==> flow/design.v <==
`timescale 1ns / 1ps
module timing_generator #(
    parameter integer C_LED_CHAIN_LENGTH = 4,
    parameter integer C_LED_NBANKS = 16,
    parameter integer C_LED_WIDTH = 32,
    parameter integer C_LED_CLKDIV = 32,
    parameter integer C_BPC = 12
)
(
    input sys_en,
    input sys_clk,
    input sys_rst,
    output reg led_clk,
    output reg led_stb,
    output reg led_oe,
    output [$clog2(C_LED_NBANKS)-1 : 0] led_bank,
    output [$clog2(C_LED_WIDTH * C_LED_CHAIN_LENGTH)-1 : 0] ctl_cur_x,
    output [$clog2(C_LED_NBANKS)-1 : 0] ctl_cur_y,
    output [$clog2(C_BPC)-1 : 0] ctl_cur_bit,
    output ctl_vsync
);    
reg [$clog2(C_LED_WIDTH * C_LED_CHAIN_LENGTH)-1 : 0] pixel_counter;
assign ctl_cur_x = pixel_counter;
reg [$clog2(C_LED_NBANKS)-1 : 0] bank_counter;
assign led_bank = bank_counter;
assign ctl_cur_y = bank_counter;
reg [$clog2(C_LED_CLKDIV)-1 : 0] divider_counter;
reg [$clog2(C_BPC)-1 : 0] subframe_counter;
assign ctl_cur_bit = subframe_counter;
wire last_pixel = (pixel_counter >= (C_LED_WIDTH * C_LED_CHAIN_LENGTH) - 1);
wire last_line = (bank_counter >= C_LED_NBANKS - 1);
wire last_subframe = (subframe_counter >= C_BPC - 1);
reg [2:0] line_fsm_state;
wire line_fsm_start;
reg line_fsm_busy;
always @(posedge sys_clk or negedge sys_rst)
begin
    if (~sys_rst) begin
        divider_counter <= 0;
        pixel_counter <= 0;
        line_fsm_busy <= 0;
        line_fsm_state <= 3'b000;
    end else begin
        case (line_fsm_state)
            3'b000: begin
                if (~line_fsm_busy) begin
                    if (line_fsm_start) begin
                        line_fsm_busy <= 1;
                    end else begin
                        line_fsm_busy <= 0;
                    end
                end else begin
                    line_fsm_state <= 3'b001;
                end
            end
            3'b001: begin
                divider_counter <= C_LED_CLKDIV - 1;
                pixel_counter <= 0;
                led_clk <= 0;
                led_stb <= 0;
                line_fsm_state <= 3'b010;
            end
            3'b010: begin
                if (divider_counter == 0) begin
                    if (last_pixel) begin
                        pixel_counter <= 0;
                        line_fsm_state <= 3'b100;
                    end else begin
                        pixel_counter <= pixel_counter + 1;
                    end
                    divider_counter <= C_LED_CLKDIV - 1;
                end else begin
                    divider_counter <= divider_counter - 1;
                end
                if (divider_counter >= (C_LED_CLKDIV / 2))
                    led_clk <= 0;
                else
                    led_clk <= 1;
            end
            3'b100: begin
                led_clk <= 0;
                if (divider_counter == 0) begin
                    line_fsm_state <= 3'b000;
                    line_fsm_busy <= 0;
                end else begin
                    divider_counter <= divider_counter - 1;
                end
                if (divider_counter < ((C_LED_CLKDIV >> 1) + (C_LED_CLKDIV >> 2)))
                    led_stb <= 0;
                else
                    led_stb <= 1;
            end
        endcase
    end
end
reg [2:0] subframe_fsm_state;
reg subframe_line_start;
assign line_fsm_start = subframe_line_start;
reg [$clog2(2**C_BPC  * (C_LED_WIDTH * C_LED_CHAIN_LENGTH) * C_LED_CLKDIV * 2)-1: 0] subframe_delay;
reg [$clog2((C_LED_WIDTH * C_LED_CHAIN_LENGTH) * C_LED_CLKDIV * 2)-1: 0] subframe_calibration_delay;
reg vsync;
assign ctl_vsync = vsync;
always @(posedge sys_clk or negedge sys_rst)
begin
    if (~sys_rst) begin
        subframe_counter <= 0;
        subframe_calibration_delay <= 0;
        subframe_delay <= 0;
        bank_counter <= 0;
        vsync <= 0;
        subframe_line_start <= 0;
        subframe_fsm_state <= 3'b000;
    end else begin
        case (subframe_fsm_state)
            3'b000: begin
                led_oe <= 1;
                if (!line_fsm_busy) begin
                    subframe_line_start <= 1;
                        subframe_fsm_state <= 3'b011;
                        subframe_delay <= (8 << subframe_counter); 
                end else begin
                end
            end
            3'b001: begin
                subframe_line_start <= 0;
                subframe_calibration_delay <= 0;
                subframe_fsm_state <= 3'b010;
            end
            3'b010: begin
                if (!line_fsm_busy) begin
                    subframe_calibration_delay <= 1;
                    subframe_delay <= ((subframe_calibration_delay>>1) << subframe_counter);
                    subframe_fsm_state <= 3'b100;
                end else begin
                    subframe_calibration_delay <= subframe_calibration_delay + 1;
                end
            end
            3'b011: begin
                subframe_line_start <= 0;
                subframe_fsm_state <= 3'b100;
            end
            3'b100: begin
                if (!line_fsm_busy) begin
                    led_oe <= 0;
                    if (subframe_delay == 0) begin
                        if (last_subframe) begin
                            subframe_counter <= 0;
                            if (last_line) begin
                                bank_counter <= 0;
                                subframe_fsm_state <= 3'b101;
                                subframe_delay = 10;
                            end else begin
                                bank_counter <= bank_counter + 1;
                                subframe_fsm_state <= 3'b000;
                            end
                        end else begin
                            subframe_counter <= subframe_counter + 1;
                            subframe_fsm_state <= 3'b000;
                        end
                    end else begin
                        subframe_delay <= subframe_delay - 1;
                    end
                end else begin
                    led_oe <= 1;
                end
            end
            3'b101: begin
                led_oe <= 1;
                vsync <= 1;
                if (subframe_delay == 0) begin
                    subframe_fsm_state <= 3'b110;
                    subframe_delay <= 50;
                end else begin
                    subframe_delay <= subframe_delay - 1;
                end
            end
            3'b110: begin
                vsync <= 0;
                if (subframe_delay == 0) begin
                    subframe_fsm_state <= 3'b000;
                end else begin
                    subframe_delay <= subframe_delay - 1;
                end
            end
        endcase
    end
end
endmodule
### Step by step through the tools: timing_generator

The steps from the RTL of timing_generator to its reports follow in flow order.
Lines are those of the file above, counted from 1.
Operators carry their Yosys type and port widths (W data, S select, Z words).
Library cell names are shortened.
A cell with n/a has no value.

| design | value |
|---|---|
| top module | timing_generator |
| clock input | sys_clk |
| library | sky130hd |
| corner | tt_025C_1v80 |

### Elaborated design

Source: Yosys, flattened and elaborated, memories not mapped. Widths are those after wreduce. Registers that Yosys merges into a memory's read port (data or address) are not register bits. Print and check cells do not count.

| bit counts | value |
|---|---|
| register bits after elaboration | 70 |
| bits of input ports | 3 |
| output and inout bits | 23 |

| operators by class | value |
|---|---|
| $add $sub $neg | 6 |
| magnitude comparators | 5 |
| equality and inequality tests | 23 |
| shift operators | 2 |
| mux-type cells | 46 |
| bitwise gates (word level) | 1 |
| reduce/logical cells | 31 |

Operators with widths:

| kind | number |
|---|---|
| $mux W25 | 8 |
| $pmux W25 S5 | 1 |
| $mux W3 | 12 |
| $pmux W13 S2 | 1 |
| $shl A12 B4 Y25 | 1 |
| $sub A25 B1 Y25 const B | 1 |
| $logic_not A25 Y1 | 1 |
| $shl A5 B4 Y25 const A | 1 |
| $ne A2 B2 Y1 const B | 12 |
| $pmux W3 S7 | 1 |
| $reduce_bool A2 Y1 | 8 |
| $pmux W5 S3 | 1 |
| $reduce_and A2 Y1 | 7 |
| $reduce_and A7 Y1 | 2 |
| $pmux W7 S2 | 1 |
| $mux W7 | 2 |
| $add A13 B1 Y13 const B | 1 |
| $mux W13 | 1 |
| $eq A3 B3 Y1 const B | 4 |
| $pmux W3 S4 | 1 |
| $pmux W1 S2 | 6 |
| $mux W5 | 2 |
| $eq A3 B2 Y1 const B | 3 |
| $add A4 B1 Y4 const B | 2 |
| $ge A4 B4 Y1 const B | 2 |
| $mux W4 | 2 |
| $add A7 B1 Y7 const B | 1 |
| $ge A7 B7 Y1 const B | 1 |

Not listed: further kinds 17, cells in them 28.

### Depth

Yosys ltp: most cells in a row. Word level: on the elaborated netlist, between registers, memories and ports. Mapped: between sequential cells and ports; inverters and the memories' decode and read muxes count.

| depth | value |
|---|---|
| word-level depth | 6 |
| ABC_AREA | 0 |
| gate-level depth with buffers | 9 |
| depth with buffers taken out | 8 |

### Mapped cells and area

Source: synth_stat.txt of the flow (Yosys; design flattened, memories mapped). It holds for the ABC_AREA given above (unset counts as 0); a run with the other value may have another netlist.
The area totals of this step are shown rounded.

| mapped netlist | value |
|---|---|
| standard cells after synthesis | 575 |
| synthesis area | 4920 um^2 |
| sequential area | 1870 um^2 |
| flip-flop cells | 74 |

Cell types:

| cell type | number | total area (um^2) |
|---|---|---|
| dfrtp_1 | 69 | 1.73E+03 |
| o21ai_0 | 63 | 315.302 |
| nand2_1 | 55 | 206.448 |
| nor2_1 | 50 | 187.68 |
| a21oi_1 | 32 | 160.154 |
| mux2i_1 | 14 | 140.134 |
| ha_1 | 11 | 137.632 |
| or3_1 | 19 | 118.864 |
| nand3_1 | 23 | 115.11 |
| mux2_2 | 10 | 112.608 |
| nor3_1 | 21 | 105.101 |
| edfxtp_1 | 3 | 90.086 |
| o221ai_1 | 10 | 87.584 |
| clkbuf_1 | 23 | 86.333 |
| inv_1 | 18 | 67.565 |
| mux4_2 | 3 | 67.565 |
| dfstp_2 | 2 | 52.55 |
| xnor2_1 | 6 | 52.55 |

Not listed: further types 48, cells in them 143.

### Path before layout

OpenSTA on the mapped netlist: ideal clock, no wires. The path of least setup slack (recovery checks aside). Input and output delay are each 20% of the period. Register names are those of the netlist, which keeps one name where synthesis merged equal registers.

| timing post-synthesis | value |
|---|---|
| kind | reg2reg |
| start point | register subframe_delay[10] |
| end point | register subframe_delay[23] |
| period | 2600 ps |
| library setup time | 126 ps |
| arrival time | 2238 ps |
| required time | 2474 ps |
| slack | 236 ps |
| delay of the path | 2364 ps |
| stages on the path | 8 |
| buffers on the path | 1 |
| period reached after synthesis | 2364 ps |

"delay of the path" = arrival - input delay + setup time.
"stages on the path": output pins that drive a net of the path, with the launching flip-flop's if there is one; two outputs of one cell count as two.
"period reached after synthesis" is the clock period less the worst setup slack; recovery checks do not enter. This is arithmetic on one report: input and output delays are still those of the set period (20% each).
Between the ends stands the longest chain of elaborated cells between them, by number of cells; it is not shown to be the way that was timed. Of several equally long chains one is given.
A line is the first line of the expression or statement that the cell stems from. Yosys adds cells for indexed reads and writes and turns some case tables into memories.
At most two assigning lines are given for a register; there are more.

| on the way, post-synthesis | value |
|---|---|
| cell sequence | dfrtp_1 > or4_4 > or3_1 > buf_6 > nor3_4 > nand3_1 > xnor2_1 > a221o_1 |
| length of the longest elaborated chain | 4 |

RTL lines, path post-synthesis:

| what | line | source |
|---|---|---|
| start: declaration | 99 | `reg [$clog2(2**C_BPC  * (C_LED_WIDTH * C_LED_CHAIN_LENGTH) * C_LED_CLKDIV * 2)-1: 0] subframe_delay;` |
| start: assignment | 120 | `subframe_delay <= (8 << subframe_counter);` |
| start: assignment | 132 | `subframe_delay <= ((subframe_calibration_delay>>1) << subframe_counter);` |
| $sub A25 B1 Y25 | 161 | `subframe_delay <= subframe_delay - 1;` |
| $mux W25 | 145 | `if (subframe_delay == 0) begin` |
| $mux W25 | 143 | `if (!line_fsm_busy) begin` |
| $pmux W25 S5 | 114 | `case (subframe_fsm_state)` |
| end: assignment | 120 |  |
| end: assignment | 132 |  |
| end: declaration | 99 |  |

### Path in the finished layout

Path of least setup slack in the final report of flow run 1 (OpenROAD, finished layout, wires in). Where an end is a register, its clock arrival counts in the times.
The path's times are printed in steps of 10 ps; the period is the one set.

| timing after layout | value |
|---|---|
| kind | reg2reg |
| start point | register subframe_delay[7] |
| end point | register subframe_delay[6] |
| period | 2740 ps |
| library setup time | 140 ps |
| arrival time | 2710 ps |
| required time | 2940 ps |
| slack | 230 ps |
| stages on the path | 9 |
| buffers on the path | 2 |

Between the ends stands the longest chain of elaborated cells between them, by number of cells; it is not shown to be the way that was timed. Of several equally long chains one is given.
At most two assigning lines are given for a register; there are more.

| on the way, after layout | value |
|---|---|
| cell sequence | dfrtp_1 > or4_1 > buf_4 > nor3_2 > nand3_1 > o21ai_2 > buf_4 > or3_1 > o311ai_0 |
| length of the longest elaborated chain | 4 |

RTL lines, path after layout:

| what | line | source |
|---|---|---|
| start: declaration | 99 | `reg [$clog2(2**C_BPC  * (C_LED_WIDTH * C_LED_CHAIN_LENGTH) * C_LED_CLKDIV * 2)-1: 0] subframe_delay;` |
| start: assignment | 120 | `subframe_delay <= (8 << subframe_counter);` |
| start: assignment | 132 | `subframe_delay <= ((subframe_calibration_delay>>1) << subframe_counter);` |
| $logic_not A25 Y1 | 145 | `if (subframe_delay == 0) begin` |
| $mux W25 | 145 |  |
| $mux W25 | 143 | `if (!line_fsm_busy) begin` |
| $pmux W25 S5 | 114 | `case (subframe_fsm_state)` |
| end: assignment | 120 |  |
| end: assignment | 132 |  |
| end: declaration | 99 |  |

Top module timing_generator; platform sky130hd; tools Yosys and OpenROAD; 2 stored runs in no particular order. Input and output delays are each 20% of the period that was set; the output load is 0.01 pF.
"achieved clock period" means the clock period less the worst setup slack. The figure is calculated, with input and output delays left at 20% of the set period.
"critical setup path time" is the time allowed to the run's worst setup path (the clock period less input and output delay, where it has them) less its slack. Clock arrival times count: a late capture clock shortens it, a late launch clock lengthens it.
"total power of the final layout": no workload was simulated; the value follows from the tool's default switching activity.
"critical setup path time" is known to 10 ps.
Results are given in rounded form.
Among the settings, n/a means not set for that run.
Results: n/a = not shown.

| run name | period_ns | CAP_MARGIN | CORE_MARGIN | CORE_UTILIZATION | SLEW_MARGIN | SETUP_SLACK_MARGIN | GPL_ROUTABILITY_DRIVEN | MIN_ROUTING_LAYER | total power of the final layout (uW) | achieved clock period (ps) | standard-cell area after routing (um^2) | synthesis area (um^2) | critical setup path time (ps) | critical path type | worst setup slack after layout (ps) | final utilization (%) | total negative setup slack (ps) | die footprint (um^2) |
|---|---|---|---|---|---|---|---|---|---|---|---|---|---|---|---|---|---|---|
| flow run 1 | 2.74 | 20 | 2 | 40 | 20 | n/a | n/a | n/a | 2350 | 2515 | 5700 | 4920 | 2510 | reg2reg | 225 | 47.5 | 0 | 13200 |
| flow run 2 | 1.59 | 15 | 4 | 71 | 25 | -0.14 | 1 | met1 | n/a | n/a | n/a | n/a | n/a | n/a | n/a | n/a | n/a | n/a |

Flow run 2: not finished: clock tree synthesis ended with error DPL-0038
